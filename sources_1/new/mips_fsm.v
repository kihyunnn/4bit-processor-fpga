==> flow/design.v <==
`timescale 1ns / 1ps
module mips_fsm(
    input       clk,
    input       rst,
    input       btn0,
    input       btn1,
    input       btn2,
    input       btn3,
    input       [3:0]   switch,
    input       [3:0]   result,      
    input               overflow,
    output reg  [3:0]   led,         
    output reg  [3:0]   ssd0,        
    output reg  [3:0]   ssd1,
    output reg  [3:0]   ssd2,
    output reg  [3:0]   ssd3,
    output      [15:0]  instruction,
    output reg is_overflow,
    output reg  write_pulse     
);
parameter CHAR_O = 4'hA;
parameter CHAR_V = 4'hB;
parameter CHAR_F = 4'hC;
parameter CHAR_L = 4'hD;
parameter [3:0] 
    s0 = 4'd0,  
    s1 = 4'd1,  
    s2 = 4'd2,  
    s3 = 4'd3,  
    s4 = 4'd4,  
    s5 = 4'd5,  
    s6 = 4'd6;  
reg [3:0] state;
reg [3:0] opcode, rd1, rd2, wr;
reg [26:0] exec_cnt;
always @(posedge clk or posedge rst) begin
    if (rst)
    begin
        state <= s0;
    end
    else
    begin
        case (state)
            s0:  
            begin
                if (btn0) state <= s1;
                else if (btn3) state <= s0;
            end
            s1:  
            begin
                if (btn0) state <= s2;
                else if (btn3) state <= s0;
            end
            s2:  
            begin
                if (btn0) state <= s3;
                else if (btn3) state <= s0;
            end
            s3:  
            begin
                if (btn0) state <= s4;
                else if (btn3) state <= s0;
            end
            s4:  
            begin
                if (btn0) state <= s5;
                else if (btn3) state <= s0;
            end
            s5:  
            begin
                if (exec_cnt == 27'd100_000_000) state <= s6;   
                else if (btn3) state <= s0;
            end
            s6:  
            begin
                if (btn0 | btn3) state <= s0;
            end
        endcase
    end
end
always @(posedge clk or posedge rst) begin
  if (rst) begin
    write_pulse <= 1'b0;
  end else begin
    write_pulse <= (state == s5 && exec_cnt == 4'd10);
  end
end
always @(posedge clk) begin
    case (state)
        s0:  
        begin
            is_overflow <=0;
            led <= 4'b0000;
            exec_cnt <= 0;
            ssd0 <= 4'b0000;
            ssd1 <= 4'b0000;
            ssd2 <= 4'b0000;
            ssd3 <= 4'b0000;
        end
        s1:  
        begin
            opcode <= switch;
            led <= 4'b1000;
            ssd0 <= switch;
        end
        s2:  
        begin
            rd1 <= switch;
            led <= 4'b0100;
            ssd1 <= switch;
        end
        s3:  
        begin
            rd2 <= switch;
            led <= 4'b0010;
            ssd2 <= switch;
        end
        s4:  
        begin
            wr <= switch;
            led <= 4'b0001;
            ssd3 <= switch;
        end
        s5:  
        begin
            exec_cnt <= exec_cnt + 1;
        end
        s6:  
        begin
            led <= 4'b1111;
            if (btn1)
            begin
                is_overflow <=0;
                ssd0 <= opcode;
                ssd1 <= rd1;
                ssd2 <= rd2;
                ssd3 <= wr;
            end
            else
            begin
                if (~overflow)
                begin
                    is_overflow <= 0;
                    ssd0 <= {3'b000, result[3]};
                    ssd1 <= {3'b000, result[2]};
                    ssd2 <= {3'b000, result[1]};
                    ssd3 <= {3'b000, result[0]};
                end
                else     
                begin
                    is_overflow <=1;
                    ssd0 <= CHAR_O;
                    ssd1 <= CHAR_V;
                    ssd2 <= CHAR_F;
                    ssd3 <= CHAR_L;                    
                end            
            end
        end
    endcase
end
    assign instruction = {opcode, rd1, rd2, wr};
endmodule
## From RTL to reports: mips_fsm

What the tools print for mips_fsm, step after step.
Line numbers count from 1 in the design file above.
Cell names lack the library's common part.
Not given: -

| inputs | value |
|---|---|
| top module | mips_fsm |
| clock port | clk |
| library | sky130hd |
| timing corner | tt_025C_1v80 |

## Word level

Source: Yosys, flattened and elaborated, memories not mapped. Widths are those after wreduce. Registers that Yosys merges into a memory's read port (data or address) are not register bits. Print and check cells do not count. Equal cells are merged and count once.

| cells by class | value |
|---|---|
| order comparisons | 0 |
| multiply operators | 0 |
| reduce/logical cells | 11 |
| shift-type cells | 0 |
| $add $sub $neg | 1 |
| divide/modulo/power cells | 0 |
| mux-type cells | 26 |
| bitwise operators | 1 |
| eq/ne operators | 9 |

Operator list:

| kind | number |
|---|---|
| 4-bit two-way mux | 16 |
| 27-bit parallel mux with 2-bit select | 1 |
| 4-bit parallel mux with 3-bit select | 4 |
| 4-bit parallel mux with 7-bit select | 1 |
| 27-bit by 1-bit adder with 27-bit output (second input constant) | 1 |
| 27-bit == test (second input constant) | 1 |
| 27-bit by 4-bit == test with 1-bit output (second input constant) | 1 |
| 4-bit parallel mux with 6-bit select | 1 |
| 3-bit nonzero test | 4 |
| 4-bit by 3-bit == test with 1-bit output (second input constant) | 3 |
| 4-bit by 2-bit == test with 1-bit output (second input constant) | 2 |
| 7-bit nonzero test | 1 |
| 6-bit nonzero test | 1 |
| 2-bit nonzero test | 2 |
| 4-bit by 1-bit == test with 1-bit output (second input constant) | 1 |
| 4-bit zero test | 1 |
| 2-bit != test (second input constant) | 1 |
| 2-bit AND reduction | 1 |
| 1-bit parallel mux with 2-bit select | 1 |
| 1-bit two-way mux | 2 |
| 1-bit OR | 1 |
| 1-bit logical AND | 1 |

| bit counts | value |
|---|---|
| bits in writable memories | 0 |
| clocked read ports x word width | 0 |
| memory cells | 0 |
| ROM bits | 0 |
| register bits after elaboration | 69 |
| output and inout bits | 38 |
| latch bits | 0 |

## Depth

Depth = most cells in a row (Yosys ltp): at word level without a register or memory, in the mapped netlist without a sequential cell, where the memories' decode and read muxes count.

| depth | value |
|---|---|
| word-level depth | 3 |
| ABC_AREA | 0 |
| mapped depth | 6 |

## Synthesis result

The flow's flattened synthesis, as Yosys stat reports it; memories are mapped. The netlist is that of the ABC_AREA named above (0 if unset); the other value can give another one.

Cell types:

| cell type | number | area in all (sq um) |
|---|---|---|
| edfxtp_1 | 64 | 1.92E+03 |
| dfrtp_1 | 7 | 175.168 |
| a21oi_1 | 26 | 130.125 |
| nand2_1 | 27 | 101.347 |
| o21ai_0 | 19 | 95.091 |
| or3_1 | 13 | 81.328 |
| nor2_1 | 20 | 75.072 |
| nand3_1 | 14 | 70.067 |
| nand4_1 | 10 | 62.56 |
| a21o_1 | 8 | 60.058 |
| xnor2_1 | 6 | 52.55 |
| nor4_1 | 8 | 50.048 |
| clkbuf_1 | 12 | 45.043 |
| xor2_1 | 5 | 43.792 |
| a32o_1 | 4 | 40.038 |
| ha_1 | 3 | 37.536 |
| o31ai_1 | 5 | 37.536 |
| or4_1 | 5 | 37.536 |

Not listed: further types 21, cells in them 43.

| synthesis totals | value |
|---|---|
| chip area (Yosys) | 3,405.8 sq um |
| mapped flip-flops | 72 |
| cell count | 299 |

## Worst setup path after synthesis

OpenSTA on the mapped netlist: ideal clock, no wires. The path of least setup slack (recovery checks aside). Input and output delay are each 20% of the period. Register names are those of the netlist, which keeps one name where synthesis merged equal registers.

| path after synthesis | value |
|---|---|
| kind | flip-flop to flip-flop |
| start point | reg exec_cnt[3] |
| end point | reg exec_cnt[26] |
| setup time | 0.147 ns |
| time at the first pin | 0.000 ns |
| driving pins on the path | 7 |
| path slack | 0.151 ns |
| period | 2.11 ns |
| required time | 1.963 ns |
| path delay | 1.959 ns |
| arrival time | 1.812 ns |
| period reached after synthesis | 1.959 ns |

"path delay" is the arrival time less input delay plus setup time.
"driving pins on the path": output pins that drive a net of the path, with the launching flip-flop's if there is one; two outputs of one cell count as two.
"period reached after synthesis" = period - worst setup slack (recovery checks aside). The figure is calculated, with input and output delays left at 20% of the set period.
The rows between start and end are the longest chain of elaborated cells between them; the timing report does not say that the signal goes this way. Where chains are equally long, one stands for them.
A line is the first line of the expression or statement that the cell stems from. Yosys adds cells for indexed reads and writes and turns some case tables into memories.

| between the ends, after synthesis | value |
|---|---|
| path through | edfxtp_1 > clkbuf_1 > nand4_1 > or4_1 > buf_2 > or4_1 > a21oi_1 |
| cells in the longest elaborated chain | 2 |

Ends and longest elaborated chain, after synthesis:

| item | RTL line | RTL |
|---|---|---|
| from (decl) | 35 | `reg [26:0] exec_cnt;` |
| from (assign) | 94 | `exec_cnt <= 0;` |
| from (assign) | 126 | `exec_cnt <= exec_cnt + 1;` |
| 27-bit by 1-bit adder with 27-bit output | 126 |  |
| 27-bit parallel mux with 2-bit select | 89 | `case (state)` |
| to (assign) | 94 |  |
| to (assign) | 126 |  |
| to (decl) | 35 |  |

## Timing after layout

From the final timing report of flow run 1: the path of least setup slack in the routed layout; clock arrival at registers is part of the times.

| path post-layout | value |
|---|---|
| kind | flip-flop to flip-flop |
| start point | reg exec_cnt[8] |
| end point | reg exec_cnt[24] |
| driving pins on the path | 6 |
| arrival time | 2.13 ns |
| path slack | -0.49 ns |
| time at the first pin | 0.34 ns |
| required time | 1.64 ns |
| setup time | 0.14 ns |
| period | 1.44 ns |

The rows between start and end are the longest chain of elaborated cells between them; the timing report does not say that the signal goes this way. Where chains are equally long, one stands for them.

| between the ends, post-layout | value |
|---|---|
| path through | edfxtp_1 > nand4_1 > buf_4 > or4_4 > or3_1 > a21oi_1 |
| cells in the longest elaborated chain | 2 |

Ends and longest elaborated chain, post-layout:

| item | RTL line | RTL |
|---|---|---|
| from (decl) | 35 | `reg [26:0] exec_cnt;` |
| from (assign) | 94 | `exec_cnt <= 0;` |
| from (assign) | 126 | `exec_cnt <= exec_cnt + 1;` |
| 27-bit by 1-bit adder with 27-bit output | 126 |  |
| 27-bit parallel mux with 2-bit select | 89 | `case (state)` |
| to (assign) | 94 |  |
| to (assign) | 126 |  |
| to (decl) | 35 |  |

Wiki page: mips_fsm / flow data

Measured results for mips_fsm: 2 stored runs of the Yosys and OpenROAD flow on sky130hd. The settings differ; the order carries no meaning. The constraints put input and output delay at 20% of the set period each and load the outputs with 0.01 pF.
"clock period reached" means the clock period less the worst setup slack. The figure is calculated, with input and output delays left at 20% of the set period.
By "time of the worst setup path" is meant the share of the clock period that the worst setup path is allowed (20% is reserved at inputs, 20% at outputs), minus its slack. Clock arrival times at its registers enter into it.
"total power after layout" is the tool's figure for a default switching activity; nothing was simulated.

## Flow run 1

==> flow/run.sh <==
#!/bin/bash
# the make line also repeats the synthesis and layout settings of config.mk as NAME=value (left out here)
make -C /OpenROAD-flow-scripts/flow DESIGN_CONFIG=/design/flow/config.mk WORK_HOME=/design/flow/orfs CLKGATE_MAP_FILE= finish
==> flow/config.mk <==
export PLATFORM = sky130hd
export DESIGN_NAME = mips_fsm
export DESIGN_NICKNAME = mips_fsm
export VERILOG_FILES = /design/flow/design.v
export SDC_FILE = /design/flow/constraint.sdc
export NUM_CORES = 4
export LEC_CHECK = 0
export CAP_MARGIN = 20
export CELL_PAD_IN_SITES_GLOBAL_PLACEMENT = 1
export CORE_MARGIN = 2
export CORE_UTILIZATION = 48
export MAX_ROUTING_LAYER = met5
export PLACE_DENSITY_LB_ADDON = 0.06
export SLEW_MARGIN = 20
export TNS_END_PERCENT = 65
==> flow/constraint.sdc <==
create_clock -name core_clock -period 1.44 [get_ports {clk}]
set_input_delay 0.2880 -clock core_clock [delete_from_list [all_inputs] [get_ports {clk}]]
set_output_delay 0.2880 -clock core_clock [all_outputs]
set_load 0.01 [all_outputs]

| result of flow run 1 | value |
|---|---|
| area of the standard cells in the finished layout | 5,111.1 sq um |
| utilization in the final report | 0.748 |
| clock period reached | 1.932 ns |
| time of the worst setup path | 1.93 ns |
| type of the worst setup path | flip-flop to flip-flop |
| total power after layout | 6.298 mW |
| worst setup slack after layout | -0.492 ns |
| final setup TNS | -6.629 ns |
| Yosys chip area after synthesis | 3,405.8 sq um |
| die footprint | 7,785.4 sq um |

## Flow run 2

==> flow/run.sh <==
#!/bin/bash
# the make line also repeats the synthesis and layout settings of config.mk as NAME=value (left out here)
make -C /OpenROAD-flow-scripts/flow DESIGN_CONFIG=/design/flow/config.mk WORK_HOME=/design/flow/orfs CLKGATE_MAP_FILE= finish
==> flow/config.mk <==
export PLATFORM = sky130hd
export DESIGN_NAME = mips_fsm
export DESIGN_NICKNAME = mips_fsm
export VERILOG_FILES = /design/flow/design.v
export SDC_FILE = /design/flow/constraint.sdc
export NUM_CORES = 4
export LEC_CHECK = 0
export CAP_MARGIN = 20
export CELL_PAD_IN_SITES_DETAIL_PLACEMENT = 0
export CORE_ASPECT_RATIO = 1.25
export CORE_MARGIN = 2
export CORE_UTILIZATION = 64
export GPL_ROUTABILITY_DRIVEN = 0
export MAX_ROUTING_LAYER = met4
export MIN_ROUTING_LAYER = met1
export SETUP_SLACK_MARGIN = 0.24
export SLEW_MARGIN = 40
export TNS_END_PERCENT = 65
==> flow/constraint.sdc <==
create_clock -name core_clock -period 2.49 [get_ports {clk}]
set_input_delay 0.4980 -clock core_clock [delete_from_list [all_inputs] [get_ports {clk}]]
set_output_delay 0.4980 -clock core_clock [all_outputs]
set_load 0.01 [all_outputs]

| result of flow run 2 | value |
|---|---|
| area of the standard cells in the finished layout | 4,154.0 sq um |
| utilization in the final report | 0.812 |
| clock period reached | 2.100 ns |
| time of the worst setup path | 2.10 ns |
| type of the worst setup path | flip-flop to flip-flop |
| total power after layout | 3.201 mW |
| worst setup slack after layout | 0.390 ns |
| final setup TNS | 0.000 ns |
| Yosys chip area after synthesis | 3,405.8 sq um |
| die footprint | 5,924.6 sq um |
