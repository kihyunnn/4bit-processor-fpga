==> flow/design.v <==
`timescale 1ns / 1ps
module debouncer #(
    parameter N = 2000000,  
    parameter K = 21        
) (
    input clk,
    input noisy,
    output reg debounced  
);
reg [K-1:0] count;
reg noisy_prev_state;  
always @(posedge clk)
begin
    if (!noisy) begin  
        count <= 0;
        debounced <= 1'b0;
        noisy_prev_state <= 1'b0;  
    end
    else begin  
        if (count < N) begin
            count <= count + 1'b1;
            debounced <= 1'b0;  
        end
        else begin  
            if (noisy_prev_state == 1'b0) begin  
                debounced <= 1'b1;  
            end
            else begin
                debounced <= 1'b0;  
            end
            noisy_prev_state <= 1'b1;  
        end
    end
end
endmodule
`timescale 1ns / 1ps
module debouncer_held #(
    parameter N = 2_000_000,    
    parameter K = 21
)(
    input clk,
    input noisy,
    output reg debounced
);
    reg [K-1:0] count;
    always @(posedge clk) begin
        if (noisy) 
        begin
            if (count < N)
                count <= count + 1;
            else
                debounced <= 1;   
        end 
        else 
        begin
            count <= 0;
            debounced <= 0;       
        end
    end
endmodule
`timescale 1ns / 1ps
module mips_counter(
    input             clk_ref,    
    input             rst,
    input      [3:0]  btn,          
    output     [3:0]  btn_pulse     
);
    wire clk_100M = clk_ref;
    wire [3:0] s_btn;      
    wire [3:0] d_btn;      
    synchronizer s0 (.clk(clk_100M), .async_in(btn[0]), .sync_out(s_btn[0]));
    synchronizer s1 (.clk(clk_100M), .async_in(btn[1]), .sync_out(s_btn[1]));
    synchronizer s2 (.clk(clk_100M), .async_in(btn[2]), .sync_out(s_btn[2]));
    synchronizer s3 (.clk(clk_100M), .async_in(btn[3]), .sync_out(s_btn[3]));
    debouncer d0 (.clk(clk_100M), .noisy(s_btn[0]), .debounced(d_btn[0]));
    debouncer_held d1 (.clk(clk_100M), .noisy(s_btn[1]), .debounced(d_btn[1]));
    debouncer d2 (.clk(clk_100M), .noisy(s_btn[2]), .debounced(d_btn[2]));
    debouncer d3 (.clk(clk_100M), .noisy(s_btn[3]), .debounced(d_btn[3]));
    reg [3:0] d_btn_d;
    reg [3:0] pulse;
    always @(posedge clk_100M or posedge rst) 
    begin
        if (rst) 
        begin
            d_btn_d <= 4'b0000;
            pulse   <= 4'b0000;
        end 
        else 
        begin
            d_btn_d <= d_btn;
            pulse   <= d_btn & ~d_btn_d;   
        end
    end
    assign btn_pulse[0] = pulse[0];
    assign btn_pulse[3] = pulse[3];
    assign btn_pulse[1] = d_btn[1];
endmodule
`timescale 1ns / 1ps
module synchronizer(
    input clk,         
    input async_in,    
    output reg sync_out  
);
reg tmp;  
always @(posedge clk)
begin
    tmp <= async_in;    
    sync_out <= tmp;    
end
endmodule
======== Tool chain data of mips_counter ========
What the tools print for mips_counter, step after step.
Line numbers count from 1 in the design file above.
Library cell names are shortened.
Not given: --
design
  design top .............................. mips_counter
  clock input ............................. clk_ref
  library ................................. sky130hd
  library corner .......................... tt_025C_1v80

======== After elaboration ========
Counts by Yosys on the flattened word-level netlist (proc, flatten, opt, wreduce; memories kept). Register bits leave out memories and registers merged into their read ports (data or address); mux counts leave out enables and synchronous resets folded into registers. Print and check cells are left out. Cells with the same type and inputs are merged into one.
operators by class
  add/subtract/negate cells ............... 4
  $lt $le $gt $ge ......................... 4
  multiplexer cells ....................... 3
  bitwise logic cells ..................... 5
  reductions and logical operators ........ 3
operators by type and width
  cell                                                 number
  adder 21 x 1 -> 21 bit (second input constant)       4
  less-than comparator 21 bit (second input constant)  4
  OR reduction 2 bit                                   3
  bitwise AND 4 bit                                    1
  inverter 4 bit                                       1
  inverter 1 bit                                       3
  2-to-1 mux 1 bit                                     3
storage and ports
  register bits ........................... 107
  bits of input ports ..................... 6
  output and inout bits ................... 4
  word-level cells ........................ 40

======== Longest topological paths ========
Longest topological path by Yosys (ltp), each cell counted once; first at word level (registers and memories cut), then after technology mapping (sequential cells cut; the memories' decode and read muxes count).
depth
  word-level depth ........................ 2
  ABC_AREA ................................ 0
  depth in mapped cells ................... 7
  mapped depth without buffers ............ 6

======== After synthesis ========
Yosys stat after the flow's synthesis: flattened, memories mapped to cells. It holds for the ABC_AREA given above (unset counts as 0); a run with the other value may have another netlist.
mapped netlist
  standard cells after synthesis .......... 390
  synthesis area .......................... 3530.9 um^2
  sequential area ......................... 1581.5 um^2
  mapped flip-flops ....................... 78
  buffers ................................. 15
cell types
  type      number  area in all (um^2)
  dfxtp_1   74      1.48E+03
  mux2i_1   16      160.154
  xor2_1    18      157.651
  nand2_1   40      150.144
  and2_1    23      143.888
  xnor2_1   13      113.859
  nand3_1   22      110.106
  dfrtp_1   4       100.096
  nand2b_1  16      100.096
  a21boi_0  12      90.086
  nand4_1   14      87.584
  o21a_1    10      75.072
  a21oi_1   14      70.067
  and4_1    8       70.067
  nor2_1    18      67.565
  nor3_1    13      65.062
  and3_1    8       50.048
  clkbuf_1  12      45.043
Other cell types: 24; their cells: 55.
The figures by module come from a second, unflattened synthesis with its own total; it is not the netlist above.
second synthesis, totals
  cells (unflattened synthesis) ........... 402
  area total of the unflattened synthesis .. 3646.0 um^2
Each row is one instance without its submodules.
modules
  module          times used  cells  area (um^2)  seq. area (um^2)
  debouncer       2           129    1129.8       460.4
  debouncer_held  1           128    1116.1       440.4
  mips_counter    1           10     150.1        100.1
  synchronizer    3           2      40.0         40.0

======== Timing after synthesis ========
Source: OpenSTA report_checks on the synthesized netlist (no wires, ideal clock, input and output delay 20% of the period each), path of least setup slack; recovery checks are left aside. Register names are those of the netlist, which keeps one name where synthesis merged equal registers.
timing path after synthesis
  kind .................................... reg-to-reg
  start point ............................. reg d0.count[11]
  end point ............................... reg d0.count[15]
  period .................................. 4690 ps
  library setup time ...................... 71 ps
  time at the first pin ................... 0 ps
  data arrival time ....................... 1918 ps
  required time ........................... 4619 ps
  slack ................................... 2702 ps
  path delay .............................. 1989 ps
  driving pins on the path ................ 7
  path buffers ............................ 1
  synthesis period reached ................ 1988 ps
"path delay" is the arrival time less input delay plus setup time.
"driving pins on the path": output pins that drive a net of the path, with the launching flip-flop's if there is one; two outputs of one cell count as two.
"synthesis period reached" = period - worst setup slack (recovery checks aside). The figure is calculated, with input and output delays left at 20% of the set period.
The rows between start and end are the longest chain of elaborated cells between them; the timing report does not say that the signal goes this way. Where chains are equally long, one stands for them.
Each line given opens the expression or statement behind the cell; cells for indexed reads and writes are added by Yosys, which also makes memories of some case tables.
between the ends, after synthesis
  cells stage by stage .................... dfxtp_1 or4_4 nor3_4 nor2_2 buf_6 or4_1 a21oi_1
  cells in the longest elaborated chain ... 1
  elaborated cells on any way between the ends .. 2
  source lines of those cells ............. 2
  classes of those cells .................. add/sub: 1; compare: 1
RTL lines, path after synthesis
  what                    RTL line  RTL
  start, declared         10        reg [K-1:0] count;
  start, assigned         15        count <= 0;
  start, assigned         21        count <= count + 1'b1;
  adder 21 x 1 -> 21 bit  21
  end, assigned           15
  end, assigned           21
  end, declared           10

======== Worst path after layout ========
From the final timing report of run 1: the path of least setup slack in the routed layout; clock arrival at registers is part of the times.
The report prints the path's times to 10 ps; the period is as set.
timing path post-layout
  kind .................................... reg-to-reg
  start point ............................. reg d0.count[14]
  end point ............................... reg d0.count[9]
  period .................................. 1220 ps
  library setup time ...................... 60 ps
  time at the first pin ................... 350 ps
  data arrival time ....................... 2180 ps
  required time ........................... 1510 ps
  slack ................................... -680 ps
  driving pins on the path ................ 6
  path buffers ............................ 0
The rows between start and end are the longest chain of elaborated cells between them; the timing report does not say that the signal goes this way. Where chains are equally long, one stands for them.
between the ends, post-layout
  cells stage by stage .................... dfxtp_2 or4_4 nor3_4 nor2_4 or4_4 a21oi_2
  cells in the longest elaborated chain ... 1
  elaborated cells on any way between the ends .. 1
  source lines of those cells ............. 1
  classes of those cells .................. compare: 1
RTL lines, path post-layout
  what                         RTL line  RTL
  start, declared              10        reg [K-1:0] count;
  start, assigned              15        count <= 0;
  start, assigned              21        count <= count + 1'b1;
  less-than comparator 21 bit  20        if (count < N) begin
  end, assigned                15
  end, assigned                21
  end, declared                10

Wiki page: mips_counter / flow data

Design mips_counter on sky130hd. What follows are 2 stored runs of the flow, each under its own settings; their order means nothing. The constraints put input and output delay at 20% of the set period each and load the outputs with 0.01 pF.
"period achieved" = clock period - worst setup slack. The figure is calculated, with input and output delays left at 20% of the set period.
"critical setup path time" is the time allowed to the run's worst setup path (the clock period less input and output delay, where it has them) less its slack. Clock arrival times count: a late capture clock shortens it, a late launch clock lengthens it.
"overall power": no workload was simulated; the value follows from the tool's default switching activity.
"critical setup path time" is known to 10 ps.

======== run 1 ========
==> flow/run.sh <==
#!/bin/bash
# the make line also repeats the synthesis and layout settings of config.mk as NAME=value (left out here)
make -C /OpenROAD-flow-scripts/flow DESIGN_CONFIG=/design/flow/config.mk WORK_HOME=/design/flow/orfs CLKGATE_MAP_FILE= finish
==> flow/config.mk <==
export PLATFORM = sky130hd
export DESIGN_NAME = mips_counter
export DESIGN_NICKNAME = mips_counter
export VERILOG_FILES = /design/flow/design.v
export SDC_FILE = /design/flow/constraint.sdc
export NUM_CORES = 4
export LEC_CHECK = 0
export ABC_AREA = 0
export CAP_MARGIN = 15
export CORE_MARGIN = 6
export CORE_UTILIZATION = 33
export CTS_CLUSTER_SIZE = 91
export GPL_ROUTABILITY_DRIVEN = 0
export MIN_ROUTING_LAYER = met2
export PLACE_DENSITY = 0.58
export SETUP_SLACK_MARGIN = -0.11
export SLEW_MARGIN = 15
export TNS_END_PERCENT = 10
==> flow/constraint.sdc <==
create_clock -name core_clock -period 1.22 [get_ports {clk_ref}]
set_input_delay 0.2440 -clock core_clock [delete_from_list [all_inputs] [get_ports {clk_ref}]]
set_output_delay 0.2440 -clock core_clock [all_outputs]
set_load 0.01 [all_outputs]

-------- measured, run 1 --------
  cell area after synthesis ............... 3530.9 um^2
  die area ................................ 13326.4 um^2
  std-cell area (final layout) ............ 5069.9 um^2
  final design utilization ................ 49.1 %
  setup slack of the worst path ........... -678 ps
  final setup TNS ......................... -19587 ps
  overall power ........................... 4813 µW
  period achieved ......................... 1898 ps
  critical setup path time ................ 1900 ps
  critical path type ...................... reg-to-reg

======== run 2 ========
==> flow/run.sh <==
#!/bin/bash
# the make line also repeats the synthesis and layout settings of config.mk as NAME=value (left out here)
make -C /OpenROAD-flow-scripts/flow DESIGN_CONFIG=/design/flow/config.mk WORK_HOME=/design/flow/orfs CLKGATE_MAP_FILE= finish
==> flow/config.mk <==
export PLATFORM = sky130hd
export DESIGN_NAME = mips_counter
export DESIGN_NICKNAME = mips_counter
export VERILOG_FILES = /design/flow/design.v
export SDC_FILE = /design/flow/constraint.sdc
export NUM_CORES = 4
export LEC_CHECK = 0
export ABC_AREA = 1
export CAP_MARGIN = 10
export CELL_PAD_IN_SITES_DETAIL_PLACEMENT = 2
export CELL_PAD_IN_SITES_GLOBAL_PLACEMENT = 0
export CORE_ASPECT_RATIO = 0.73
export CORE_MARGIN = 2
export CORE_UTILIZATION = 55
export CTS_CLUSTER_DIAMETER = 335
export GPL_ROUTABILITY_DRIVEN = 1
export GPL_TIMING_DRIVEN = 1
export PLACE_DENSITY_LB_ADDON = 0.09
export SETUP_SLACK_MARGIN = 0.23
export SLEW_MARGIN = 40
export TNS_END_PERCENT = 95
==> flow/constraint.sdc <==
create_clock -name core_clock -period 1.5 [get_ports {clk_ref}]
set_input_delay 0.3000 -clock core_clock [delete_from_list [all_inputs] [get_ports {clk_ref}]]
set_output_delay 0.3000 -clock core_clock [all_outputs]
set_load 0.01 [all_outputs]

-------- run 2 --------
  did not finish, placement stopped with DPL-0033
