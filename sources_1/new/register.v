==> flow/design.v <==
`timescale 1ns / 1ps
module register (
    input               clk,         
    input               rst,         
    input               RegWrite,    
    input               overflow,
    input        [3:0]  Rd1,         
    input        [3:0]  Rd2,         
    input        [3:0]  Wr,          
    input        [3:0]  Write_data,  
    output       [3:0]  Rd1_out,     
    output       [3:0]  Rd2_out      
);
    reg [3:0] registers [0:15];
    integer i;
    initial begin
        for (i = 0 ; i< 16 ; i = i+1 ) begin
            registers[i] = i;
        end
    end
    always @(posedge clk) begin
        registers[0] <= 4'b0000;   
        if (RegWrite && (Wr != 4'b0000) && !overflow) begin
            registers[Wr] <= Write_data;
        end
    end
    assign Rd1_out = (Rd1 == 4'b0000) ? 4'b0000 : registers[Rd1];
    assign Rd2_out = (Rd2 == 4'b0000) ? 4'b0000 : registers[Rd2];
endmodule
# Tool chain data of register

Tool output for the design above, in the order of the flow.
Lines are those of the file above, counted from 1.
Operators: Yosys type, input widths -> output width; for muxes data width and select width s.
Library cell names are shortened.
A cell with -- has no value.

Top: register
Clock input: clk
Library: sky130hd
Corner: tt_025C_1v80

# Elaborated design

Counts by Yosys on the flattened word-level netlist (proc, flatten, opt, wreduce; memories kept). Register bits leave out memories and registers merged into their read ports (data or address); mux counts leave out enables and synchronous resets folded into registers. Print and check cells are left out. Cells with the same type and inputs are merged into one.
Yosys's memory passes give these memory sizes; they may raise the number of words (mostly to a power of two), join words into wider ones and drop unused or constant bits.

Register bits after elaboration: 0
RAM bits: 64
Memory cells: 1
Bits of input ports: 20
Output and inout port bits: 8
Cells after elaboration: 12

Memories:

| name      | depth | bits a word | read ports | write ports | RTL line | text |
| registers | 16    | 4           | 2          | 2           | 14       | `reg [3:0] registers [0:15];` |

Multiplexer cells: 5
Reduce/logical cells: 6

Operators by type and width:

| kind              | number |
| $mux 4            | 4 |
| $logic_not 4->1   | 2 |
| $reduce_bool 4->1 | 1 |
| $logic_and 1x1->1 | 2 |
| $logic_not 1->1   | 1 |
| $mux 1            | 1 |

# Depth

Depth = most cells in a row (Yosys ltp): at word level without a register or memory, in the mapped netlist without a sequential cell, where the memories' decode and read muxes count.

Depth after elaboration: 4
ABC_AREA: 1
Gate-level depth with buffers: 10
Depth with buffers taken out: 8

# Netlist

Yosys stat after the flow's synthesis: flattened, memories mapped to cells. It holds for the ABC_AREA given above (unset counts as 0); a run with the other value may have another netlist.

Cell types:

| cell     | number | area in all (um^2) |
| edfxtp_1 | 60     | 1.8E+03 |
| nand2_1  | 157    | 589.315 |
| nand3_1  | 100    | 500.48 |
| inv_1    | 75     | 281.52 |
| dfxtp_1  | 4      | 80.077 |
| nor2_1   | 21     | 78.826 |
| buf_2    | 14     | 70.067 |
| buf_6    | 5      | 56.304 |
| a21oi_1  | 8      | 40.038 |
| nor4_2   | 2      | 25.024 |
| inv_2    | 5      | 18.768 |
| buf_4    | 2      | 15.014 |
| o31ai_1  | 1      | 7.507 |
| conb_1   | 1      | 3.754 |

Cells in the netlist: 455
Chip area (Yosys): 3568.4 um^2
Area of sequential cells: 1881.8 um^2
Flip-flop cells: 64
Buffer cells: 21

# Worst setup path after synthesis

Source: OpenSTA report_checks on the synthesized netlist (no wires, ideal clock, input and output delay 20% of the period each), path of least setup slack; recovery checks are left aside. Register names are those of the netlist, which keeps one name where synthesis merged equal registers.

Path kind: input -> output
Start point: input port Rd2[1]
End point: output port Rd2_out[0]
Clock period: 2550 ps
Input delay: 510 ps
Output delay: 510 ps
Launch time at the first pin: 510 ps
Arrival time: 1334 ps
Required time: 2040 ps
Path slack: 706 ps
Path delay: 824 ps
Stages on the path: 7
Buffers on the path: 2
Synthesis period reached: 1844 ps

"path delay" = arrival - input delay + setup time.
At an output port there is no setup time.
"stages on the path": output pins that drive a net of the path, with the launching flip-flop's if there is one; two outputs of one cell count as two.
"synthesis period reached" = period - worst setup slack (recovery checks aside). The figure is calculated, with input and output delays left at 20% of the set period.
Between the ends stands the longest chain of elaborated cells between them, by number of cells; it is not shown to be the way that was timed. Of several equally long chains one is given.
Each line given opens the expression or statement behind the cell; cells for indexed reads and writes are added by Yosys, which also makes memories of some case tables.
A memory read counts as a cell of the chain, while the word-level depth stops at memories.

Cells stage by stage: buf_2 -> inv_2 -> buf_4 -> nand3_1 -> nand3_1 -> nand3_1 -> a21oi_1
Cells in the longest elaborated chain: 2
Elaborated cells between the ends (all ways): 3
Source lines of those cells: 2
Those cells by class: mux: 1; reduce/logical: 1; memory: 1

RTL lines, path after synthesis:

| what            | RTL line | text |
| start, declared | 8        | `input        [3:0]  Rd2,` |
| $mem_v2 16x4    | 14       | `reg [3:0] registers [0:15];` |
| $mux 4          | 28       | `assign Rd2_out = (Rd2 == 4'b0000) ? 4'b0000 : registers[Rd2];` |
| end, declared   | 12       | `output       [3:0]  Rd2_out` |

# Timing after layout

Path of least setup slack in the final report of flow run 1 (OpenROAD, finished layout, wires in). Where an end is a register, its clock arrival counts in the times.
The path's times are printed in steps of 10 ps; the period is the one set.

Path kind: input -> output
Start point: input port Rd1[1]
End point: output port Rd1_out[0]
Clock period: 2600 ps
Input delay: 520 ps
Output delay: 520 ps
Launch time at the first pin: 520 ps
Arrival time: 2060 ps
Required time: 2080 ps
Path slack: 20 ps
Stages on the path: 10
Buffers on the path: 4

Between the ends stands the longest chain of elaborated cells between them, by number of cells; it is not shown to be the way that was timed. Of several equally long chains one is given.
A memory read counts as a cell of the chain, while the word-level depth stops at memories.

Cells stage by stage: clkdlybuf4s50_1 -> buf_6 -> buf_4 -> nand3_1 -> nand2_1 -> nand2_1 -> nand2_1 -> inv_1 -> a21oi_1 -> buf_2
Cells in the longest elaborated chain: 2
Elaborated cells between the ends (all ways): 3
Source lines of those cells: 2
Those cells by class: mux: 1; reduce/logical: 1; memory: 1

RTL lines, path after layout:

| what            | RTL line | text |
| start, declared | 7        | `input        [3:0]  Rd1,` |
| $mem_v2 16x4    | 14       | `reg [3:0] registers [0:15];` |
| $mux 4          | 27       | `assign Rd1_out = (Rd1 == 4'b0000) ? 4'b0000 : registers[Rd1];` |
| end, declared   | 11       | `output       [3:0]  Rd1_out,` |

Module register, platform sky130hd: 2 stored runs of the flow (Yosys, OpenROAD) with differing settings, in no particular order. Input and output delays are each 20% of the period that was set; the output load is 0.01 pF.
"reached clock period" means the clock period less the worst setup slack. The figure is calculated, with input and output delays left at 20% of the set period.
"critical setup path time" is the time allowed to the run's worst setup path (the clock period less input and output delay, where it has them) less its slack. Clock arrival times count: a late capture clock shortens it, a late launch clock lengthens it.
"total design power" rests on the timing tool's default activity at the inputs, not on a simulated workload.
"critical setup path time" is known to 10 ps.

## Flow run 1

==> flow/run.sh <==
#!/bin/bash
# the make line also repeats the synthesis and layout settings of config.mk as NAME=value (left out here)
make -C /OpenROAD-flow-scripts/flow DESIGN_CONFIG=/design/flow/config.mk WORK_HOME=/design/flow/orfs CLKGATE_MAP_FILE= finish
==> flow/config.mk <==
export PLATFORM = sky130hd
export DESIGN_NAME = register
export DESIGN_NICKNAME = register
export VERILOG_FILES = /design/flow/design.v
export SDC_FILE = /design/flow/constraint.sdc
export NUM_CORES = 4
export LEC_CHECK = 0
export ABC_AREA = 1
export CAP_MARGIN = 20
export CELL_PAD_IN_SITES_DETAIL_PLACEMENT = 1
export CORE_ASPECT_RATIO = 0.61
export CORE_MARGIN = 2
export CORE_UTILIZATION = 35
export GPL_TIMING_DRIVEN = 1
export MIN_ROUTING_LAYER = met2
export PLACE_DENSITY_LB_ADDON = 0.24
export SLEW_MARGIN = 30
==> flow/constraint.sdc <==
create_clock -name core_clock -period 2.6 [get_ports {clk}]
set_input_delay 0.5200 -clock core_clock [delete_from_list [all_inputs] [get_ports {clk}]]
set_output_delay 0.5200 -clock core_clock [all_outputs]
set_load 0.01 [all_outputs]

| result of flow run 1 | value |
|---|---|
| netlist area reported by Yosys | 3568.4 um^2 |
| die footprint | 11043.6 um^2 |
| standard-cell area of the final layout | 4540.6 um^2 |
| post-route utilization | 0.463 |
| setup slack of the critical path | 15 ps |
| setup total negative slack | 0 ps |
| post-route worst hold slack | 1067 ps |
| total design power | 0.002939 W |
| reached clock period | 2585 ps |
| critical setup path time | 1540 ps |
| class of the worst setup path | input -> output |

## Flow run 2

==> flow/run.sh <==
#!/bin/bash
# the make line also repeats the synthesis and layout settings of config.mk as NAME=value (left out here)
make -C /OpenROAD-flow-scripts/flow DESIGN_CONFIG=/design/flow/config.mk WORK_HOME=/design/flow/orfs CLKGATE_MAP_FILE= finish
==> flow/config.mk <==
export PLATFORM = sky130hd
export DESIGN_NAME = register
export DESIGN_NICKNAME = register
export VERILOG_FILES = /design/flow/design.v
export SDC_FILE = /design/flow/constraint.sdc
export NUM_CORES = 4
export LEC_CHECK = 0
export CAP_MARGIN = 20
export CELL_PAD_IN_SITES_DETAIL_PLACEMENT = 2
export CORE_MARGIN = 9
export CORE_UTILIZATION = 72
export GPL_ROUTABILITY_DRIVEN = 1
export SETUP_SLACK_MARGIN = 0.02
export SLEW_MARGIN = 5
==> flow/constraint.sdc <==
create_clock -name core_clock -period 1.02 [get_ports {clk}]
set_input_delay 0.2040 -clock core_clock [delete_from_list [all_inputs] [get_ports {clk}]]
set_output_delay 0.2040 -clock core_clock [all_outputs]
set_load 0.01 [all_outputs]

Flow run 2: no final report: placement broke off with DPL-0033
